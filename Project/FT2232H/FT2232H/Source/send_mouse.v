==> flow/design.v <==
module send_mouse( 
    input [15:0] x, y,
    input [7:0] is_press, is_release, is_move,
    input [15:0] top_left_x, top_left_y, bottom_right_x, bottom_right_y,
    input send_enable,
    input reset, clock,
    input touch,
    output [7:0] pmod
    );
    reg tx_enable;
    reg last_touch;
    reg [7:0] data_to_send;
    wire xmit_done;
    wire serial_stream;
    wire xmit_clk;
    reg state;
    parameter WAITING = 0;
    parameter SENDING = 1;
    parameter SPEED = 1;
    reg [3:0] parameter_to_send;
    parameter X1 = 0;
    parameter X2 = 1;
    parameter Y1 = 2;
    parameter Y2 = 3;
    parameter TOP_LEFT_X1 = 4;
    parameter TOP_LEFT_X2 = 5;
    parameter TOP_LEFT_Y1 = 6;
    parameter TOP_LEFT_Y2 = 7;
    parameter BOTTOM_RIGHT_X1 = 8;
    parameter BOTTOM_RIGHT_X2 = 9;
    parameter BOTTOM_RIGHT_Y1 = 10;
    parameter BOTTOM_RIGHT_Y2 = 11;
    parameter IS_PRESS = 12;
    parameter IS_RELEASE = 13;
    parameter IS_MOVE = 14;
    parameter NONE = 15;
    reg debug_tx_enable;
    reg debug_xmit_done;
    reg [2:0] count;
    reg [3:0] send_count;
    reg debug_xmit_clk;
    serial_send sender (.clk(clock), .data(data_to_send), .start_send(tx_enable), .xmit_data(serial_stream), .xmit_clk(xmit_clk), .xmit_done(xmit_done));
    assign pmod[7:1] = 7'b0;
    assign pmod[0] = serial_stream;
    always @(posedge clock) begin
        last_touch <= touch;
        case (state)
            WAITING: begin
                if (send_enable) begin
                    state <= SENDING;
                    parameter_to_send <= X1;
                    data_to_send <= x[7:0];
                    tx_enable <= 1;
                end
                else begin
                    tx_enable <= 0;
                end
            end
            SENDING: begin
                if (xmit_done) begin
                    parameter_to_send <= parameter_to_send + 1;
                    case(parameter_to_send + 1)
                        X1: begin
                            data_to_send <= x[7:0];
                            tx_enable <= 1;
                        end
                        X2: begin
                            data_to_send <= x[15:8];
                            tx_enable <= 1;
                        end
                        Y1: begin
                            data_to_send <= y[7:0];
                            tx_enable <= 1;
                        end
                        Y2: begin
                            data_to_send <= y[15:8];
                            tx_enable <= 1;
                        end
                        TOP_LEFT_X1: begin
                            data_to_send <= top_left_x[7:0];
                            tx_enable <= 1;
                        end
                        TOP_LEFT_X2: begin
                            data_to_send <= top_left_x[15:8];
                            tx_enable <= 1;
                        end
                        TOP_LEFT_Y1: begin
                            data_to_send <= top_left_y[7:0];
                            tx_enable <= 1;
                        end
                        TOP_LEFT_Y2: begin
                            data_to_send <= top_left_y[15:8];
                            tx_enable <= 1;
                        end
                        BOTTOM_RIGHT_X1: begin
                            data_to_send <= bottom_right_x[7:0];
                            tx_enable <= 1;
                        end
                        BOTTOM_RIGHT_X2: begin
                            data_to_send <= bottom_right_x[15:8];
                            tx_enable <= 1;
                        end
                        BOTTOM_RIGHT_Y1: begin
                            data_to_send <= bottom_right_y[7:0];
                            tx_enable <= 1;
                        end
                        BOTTOM_RIGHT_Y2: begin
                            data_to_send <= bottom_right_y[15:8];
                            tx_enable <= 1;
                        end
                        IS_PRESS: begin
                            data_to_send <= is_press;
                            tx_enable <= 1;
                        end
                        IS_RELEASE: begin
                            data_to_send <= is_release;
                            tx_enable <= 1;
                        end
                        IS_MOVE: begin
                            data_to_send <= is_move;
                            tx_enable <= 1;
                        end
                        NONE: begin
                            tx_enable <= 0;
                            state <= WAITING;
                        end
                    endcase
                end
                else begin
                    tx_enable <= 0;
                end
            end
        endcase
    end
endmodule
module serial_send(
     input clk,
     input [7:0] data,        
     input start_send,        
     output reg xmit_data,    
     output reg xmit_clk,     
     output reg xmit_done     
     );
    parameter DIVISOR =  868;  
    parameter MARK = 1'b1;
    parameter STOP_BIT = 1'b1;
    parameter START_BIT =1'b0;
    parameter WAIT = 0;
    parameter SEND = 1;
    reg [31:0] count;  
    reg [9:0] data_buffer;
    reg state;
    reg [3:0] sent_bits;
    always @(posedge clk)
    begin
        count <= xmit_clk ? 0 : count+1;
        xmit_clk <= count == DIVISOR-1;
        case (state)
            WAIT: begin
                xmit_done <= 0;
                if (start_send) begin
                    data_buffer <= {STOP_BIT, data, START_BIT};
                    sent_bits <= 0;
                    state <= SEND;
                end
            end
            SEND: begin
                if (sent_bits >= 10) begin
                    state <= WAIT;
                    xmit_done <= 1;
                end
                else if (xmit_clk) begin
                    sent_bits <= sent_bits + 1;
                    data_buffer <= {STOP_BIT, data_buffer[9:1]};
                    xmit_data <= data_buffer[0];
                    xmit_done <= 0;
                end
            end
        endcase
    end
endmodule
# --- Step by step through the tools: send_mouse ---
# Tool output for the design above, in the order of the flow.
# Line numbers count from 1 in the design file above.
# Library cell names are shortened.
inputs:
  top_module: "send_mouse"
  clock: "clock"
  library: "sky130hd"
  corner: "tt_025C_1v80"

# --- Word-level counts ---
# Counts by Yosys on the flattened word-level netlist (proc, flatten, opt, wreduce; memories kept). Register bits leave out memories and registers merged into their read ports (data or address). Print and check cells are left out. Cells with the same type and inputs are merged into one.
op_classes:
  add_sub_neg: 3
  compare: 1
  equal: 24
  muxes: 28
  logic: 3
  reduce_and_logical: 6
op_table:
  columns: ["cell", "count"]
  rows:
  - ["8-bit parallel mux with 15-bit select", 1]
  - ["5-bit by 4-bit equality test with 1-bit output (second input constant)", 8]
  - ["32-bit by 1-bit adder with 32-bit output (second input constant)", 1]
  - ["32-bit by 10-bit equality test with 1-bit output (second input constant)", 1]
  - ["32-bit logical NOT", 1]
  - ["10-bit two-way mux", 3]
  - ["5-bit by 3-bit equality test with 1-bit output (second input constant)", 4]
  - ["10-bit parallel mux with 2-bit select", 1]
  - ["4-bit two-way mux", 5]
  - ["16-bit by 1-bit != test with 1-bit output (second input constant)", 1]
  - ["8-bit parallel mux with 2-bit select", 1]
  - ["4-bit parallel mux with 2-bit select", 2]
  - ["8-bit two-way mux", 2]
  - ["15-bit OR reduction", 1]
  - ["5-bit by 2-bit equality test with 1-bit output (second input constant)", 2]
  - ["1-bit parallel mux with 2-bit select", 5]
  - ["3-bit AND reduction", 3]
  - ["1-bit two-way mux", 8]
  - ["2-bit != test (second input constant)", 3]
  - ["4-bit by 1-bit adder with 5-bit output (second input constant)", 1]
  - ["5-bit by 1-bit equality test with 1-bit output (second input constant)", 1]
  - ["2-bit by 1-bit != test with 1-bit output (second input constant)", 2]
  - ["4-bit by 1-bit adder with 4-bit output (second input constant)", 1]
  - ["4-bit >= comparator (second input constant)", 1]
  - ["4-bit != test (second input constant)", 1]
  - ["1-bit inverter", 3]
  - ["3-bit by 2-bit != test with 1-bit output (second input constant)", 1]
  - ["2-bit AND reduction", 1]
word_totals:
  reg_bits: 64
  in_bits: 124
  out_inout_bits: 8

# --- Longest topological paths ---
# Depth = most cells in a row (Yosys ltp): at word level without a register or memory, in the mapped netlist without a sequential cell, where the memories' decode and read muxes count.
depth:
  depth_word: 6
  ABC_AREA: 0
  mapped_depth: 10
  mapped_depth_nobuf: 7

# --- Synthesis result ---
# The flow's flattened synthesis, as Yosys stat reports it; memories are mapped. The netlist is that of the ABC_AREA named above (0 if unset); the other value can give another one.
# The area totals of this step are shown rounded.
types:
  columns: ["cell", "count", "area_total_um2"]
  rows:
  - ["edfxtp_1", 28, 840.806]
  - ["dfxtp_1", 35, 700.672]
  - ["xnor2_1", 20, 175.168]
  - ["a222oi_1", 15, 150.144]
  - ["nor2_1", 39, 146.39]
  - ["and3_1", 20, 125.12]
  - ["mux2_2", 11, 123.869]
  - ["mux2i_1", 12, 120.115]
  - ["nand2_1", 31, 116.362]
  - ["nand3_1", 22, 110.106]
  - ["ha_1", 8, 100.096]
  - ["a22oi_1", 13, 97.594]
  - ["and3b_1", 11, 96.342]
  - ["nand4_1", 15, 93.84]
  - ["a31oi_1", 14, 87.584]
  - ["nor3_1", 17, 85.082]
  - ["nor4_1", 13, 81.328]
  - ["buf_6", 7, 78.826]
# Other cell types: 54; their cells: 200.
mapped:
  cell_count: 531
  synth_area_um2: 4730
  seqArea_um2: 1540
  ff_cells: 63
# By module: a second synthesis without flattening, with its own total; a netlist apart from the flattened one above.
unflattened:
  hier_cells: 506
  hier_area_um2: 4500
# Rows give one instance, submodules left out.
modules:
  columns: ["module", "instances", "n_cells", "mod_area_um2"]
  rows:
  - ["send_mouse", 1, 276, 2250]
  - ["serial_send", 1, 230, 2250]

# --- Timing after synthesis ---
# Source: OpenSTA report_checks on the synthesized netlist (no wires, ideal clock, input and output delay 20% of the period each), path of least setup slack; recovery checks are left aside. Register names are those of the netlist, which keeps one name where synthesis merged equal registers.
synth_path:
  path_kind: "reg2reg"
  from: "register parameter_to_send[0]"
  to: "register data_to_send[0]"
  clock_period_ps: 3910
  t_arrival_ps: 2430
  setup_slack_ps: 1096
  path_delay_ps: 2814
  stages: 11
  path_buffers: 4
  period_less_setup_slack_ps: 2814
# "path_delay_ps" = arrival - input delay + setup time.
# "stages": output pins that drive a net of the path, with the launching flip-flop's if there is one; two outputs of one cell count as two.
# "period_less_setup_slack_ps" is the clock period less the worst setup slack; recovery checks do not enter. This is arithmetic on one report: input and output delays are still those of the set period (20% each).
# The rows between start and end are the longest chain of elaborated cells between them; the timing report does not say that the signal goes this way. Where chains are equally long, one stands for them.
# Each line given opens the expression or statement behind the cell; cells for indexed reads and writes are added by Yosys, which also makes memories of some case tables.
# At most two assigning lines are given for a register; there are more.
# The path ends at the enable pin of a flip-flop; only ways to that pin are counted.
synth_via:
  cell_sequence: "edfxtp_1 > buf_6 > inv_1 > ha_1 > clkbuf_2 > clkbuf_1 > clkbuf_1 > nor4_1 > o31ai_1 > a21oi_1 > o21ai_0"
  elab_chain_cells: 4
  cells_between: 18
  classes_between: "1 x add/sub; 15 x eq/ne; 2 x reduce/logical"
synth_rtl:
  columns: ["item", "line_no", "text"]
  rows:
  - ["start: declaration", 20, "reg [3:0] parameter_to_send;"]
  - ["start: assignment", 51, "parameter_to_send <= X1;"]
  - ["start: assignment", 61, "parameter_to_send <= parameter_to_send + 1;"]
  - ["4-bit by 1-bit adder with 5-bit output", 62, "case(parameter_to_send + 1)"]
  - ["5-bit by 4-bit equality test with 1-bit output", 62, null]
  - ["16-bit by 1-bit != test with 1-bit output", null, null]
  - ["3-bit AND reduction", null, null]
  - ["end: assignment", 64, "data_to_send <= x[7:0];"]
  - ["end: assignment", 68, "data_to_send <= x[15:8];"]
  - ["end: declaration", 12, "reg [7:0] data_to_send;"]

# --- Timing after layout ---
# From the final timing report of run 1: the path of least setup slack in the routed layout; clock arrival at registers is part of the times.
# The report prints the path's times to 10 ps; the period is as set.
layout_path:
  path_kind: "reg2reg"
  from: "register parameter_to_send[0]"
  to: "register data_to_send[3]"
  clock_period_ps: 3600
  t_arrival_ps: 3020
  setup_slack_ps: 630
  stages: 9
  path_buffers: 1
# The rows between start and end are the longest chain of elaborated cells between them; the timing report does not say that the signal goes this way. Where chains are equally long, one stands for them.
# At most two assigning lines are given for a register; there are more.
# Ways into the end's enable are left out, as the timed path ends at the data pin.
layout_via:
  cell_sequence: "edfxtp_1 > inv_1 > ha_1 > buf_4 > a221oi_1 > a2111o_1 > o41ai_1 > a2111oi_0 > a31oi_1"
  elab_chain_cells: 5
  cells_between: 19
  classes_between: "1 x add/sub; 14 x eq/ne; 3 x mux; 1 x reduce/logical"
layout_rtl:
  columns: ["item", "line_no", "text"]
  rows:
  - ["start: declaration", 20, "reg [3:0] parameter_to_send;"]
  - ["start: assignment", 51, "parameter_to_send <= X1;"]
  - ["start: assignment", 61, "parameter_to_send <= parameter_to_send + 1;"]
  - ["4-bit by 1-bit adder with 5-bit output", 62, "case(parameter_to_send + 1)"]
  - ["5-bit by 4-bit equality test with 1-bit output", 62, null]
  - ["8-bit parallel mux with 15-bit select", 62, null]
  - ["8-bit two-way mux", 60, "if (xmit_done) begin"]
  - ["8-bit parallel mux with 2-bit select", 47, "case (state)"]
  - ["end: assignment", 52, "data_to_send <= x[7:0];"]
  - ["end: assignment", 64, "data_to_send <= x[7:0];"]
  - ["end: declaration", 12, "reg [7:0] data_to_send;"]

Measured data: module send_mouse, platform sky130hd, 2 stored runs of the flow under differing settings, order arbitrary. Input and output delays are each 20% of the period that was set; the output load is 0.01 pF.
"period_reached_ps" means the clock period less the worst setup slack. The figure is calculated, with input and output delays left at 20% of the set period.
"total_power_w" rests on the timing tool's default activity at the inputs, not on a simulated workload.
Measured values are rounded.

--- run 1 ---
==> flow/run.sh <==
#!/bin/bash
# the make line also repeats the synthesis and layout settings of config.mk as NAME=value (left out here)
make -C /OpenROAD-flow-scripts/flow DESIGN_CONFIG=/design/flow/config.mk WORK_HOME=/design/flow/orfs CLKGATE_MAP_FILE= finish
==> flow/config.mk <==
export PLATFORM = sky130hd
export DESIGN_NAME = send_mouse
export DESIGN_NICKNAME = send_mouse
export VERILOG_FILES = /design/flow/design.v
export SDC_FILE = /design/flow/constraint.sdc
export NUM_CORES = 4
export LEC_CHECK = 0
export CAP_MARGIN = 20
export CORE_ASPECT_RATIO = 1.98
export CORE_MARGIN = 2
export CORE_UTILIZATION = 47
export CTS_CLUSTER_DIAMETER = 78
export CTS_CLUSTER_SIZE = 77
export PLACE_DENSITY_LB_ADDON = 0.04
export SLEW_MARGIN = 25
==> flow/constraint.sdc <==
create_clock -name core_clock -period 3.6 [get_ports {clock}]
set_input_delay 0.7200 -clock core_clock [delete_from_list [all_inputs] [get_ports {clock}]]
set_output_delay 0.7200 -clock core_clock [all_outputs]
set_load 0.01 [all_outputs]

==> results, as YAML <==
results:
  period_reached_ps: 2968
  timing.setup.ws_ps: 632
  synth_chip_area_um2: 4730
  final_util_pct: 64.2
  dieArea_um2: 10900
  total_power_w: 0.00448

--- run 2 ---
==> flow/run.sh <==
#!/bin/bash
# the make line also repeats the synthesis and layout settings of config.mk as NAME=value (left out here)
make -C /OpenROAD-flow-scripts/flow DESIGN_CONFIG=/design/flow/config.mk WORK_HOME=/design/flow/orfs CLKGATE_MAP_FILE= finish
==> flow/config.mk <==
export PLATFORM = sky130hd
export DESIGN_NAME = send_mouse
export DESIGN_NICKNAME = send_mouse
export VERILOG_FILES = /design/flow/design.v
export SDC_FILE = /design/flow/constraint.sdc
export NUM_CORES = 4
export LEC_CHECK = 0
export CAP_MARGIN = 20
export CELL_PAD_IN_SITES_DETAIL_PLACEMENT = 2
export CELL_PAD_IN_SITES_GLOBAL_PLACEMENT = 3
export CORE_MARGIN = 4
export CORE_UTILIZATION = 58
export CTS_CLUSTER_DIAMETER = 137
export GPL_ROUTABILITY_DRIVEN = 1
export MAX_ROUTING_LAYER = met4
export PLACE_DENSITY = 0.37
export SETUP_SLACK_MARGIN = 0.29
export SLEW_MARGIN = 5
==> flow/constraint.sdc <==
create_clock -name core_clock -period 4.49 [get_ports {clock}]
set_input_delay 0.8980 -clock core_clock [delete_from_list [all_inputs] [get_ports {clock}]]
set_output_delay 0.8980 -clock core_clock [all_outputs]
set_load 0.01 [all_outputs]

==> results, as YAML <==
outcome: "no results, placement failed with GPL-0301"
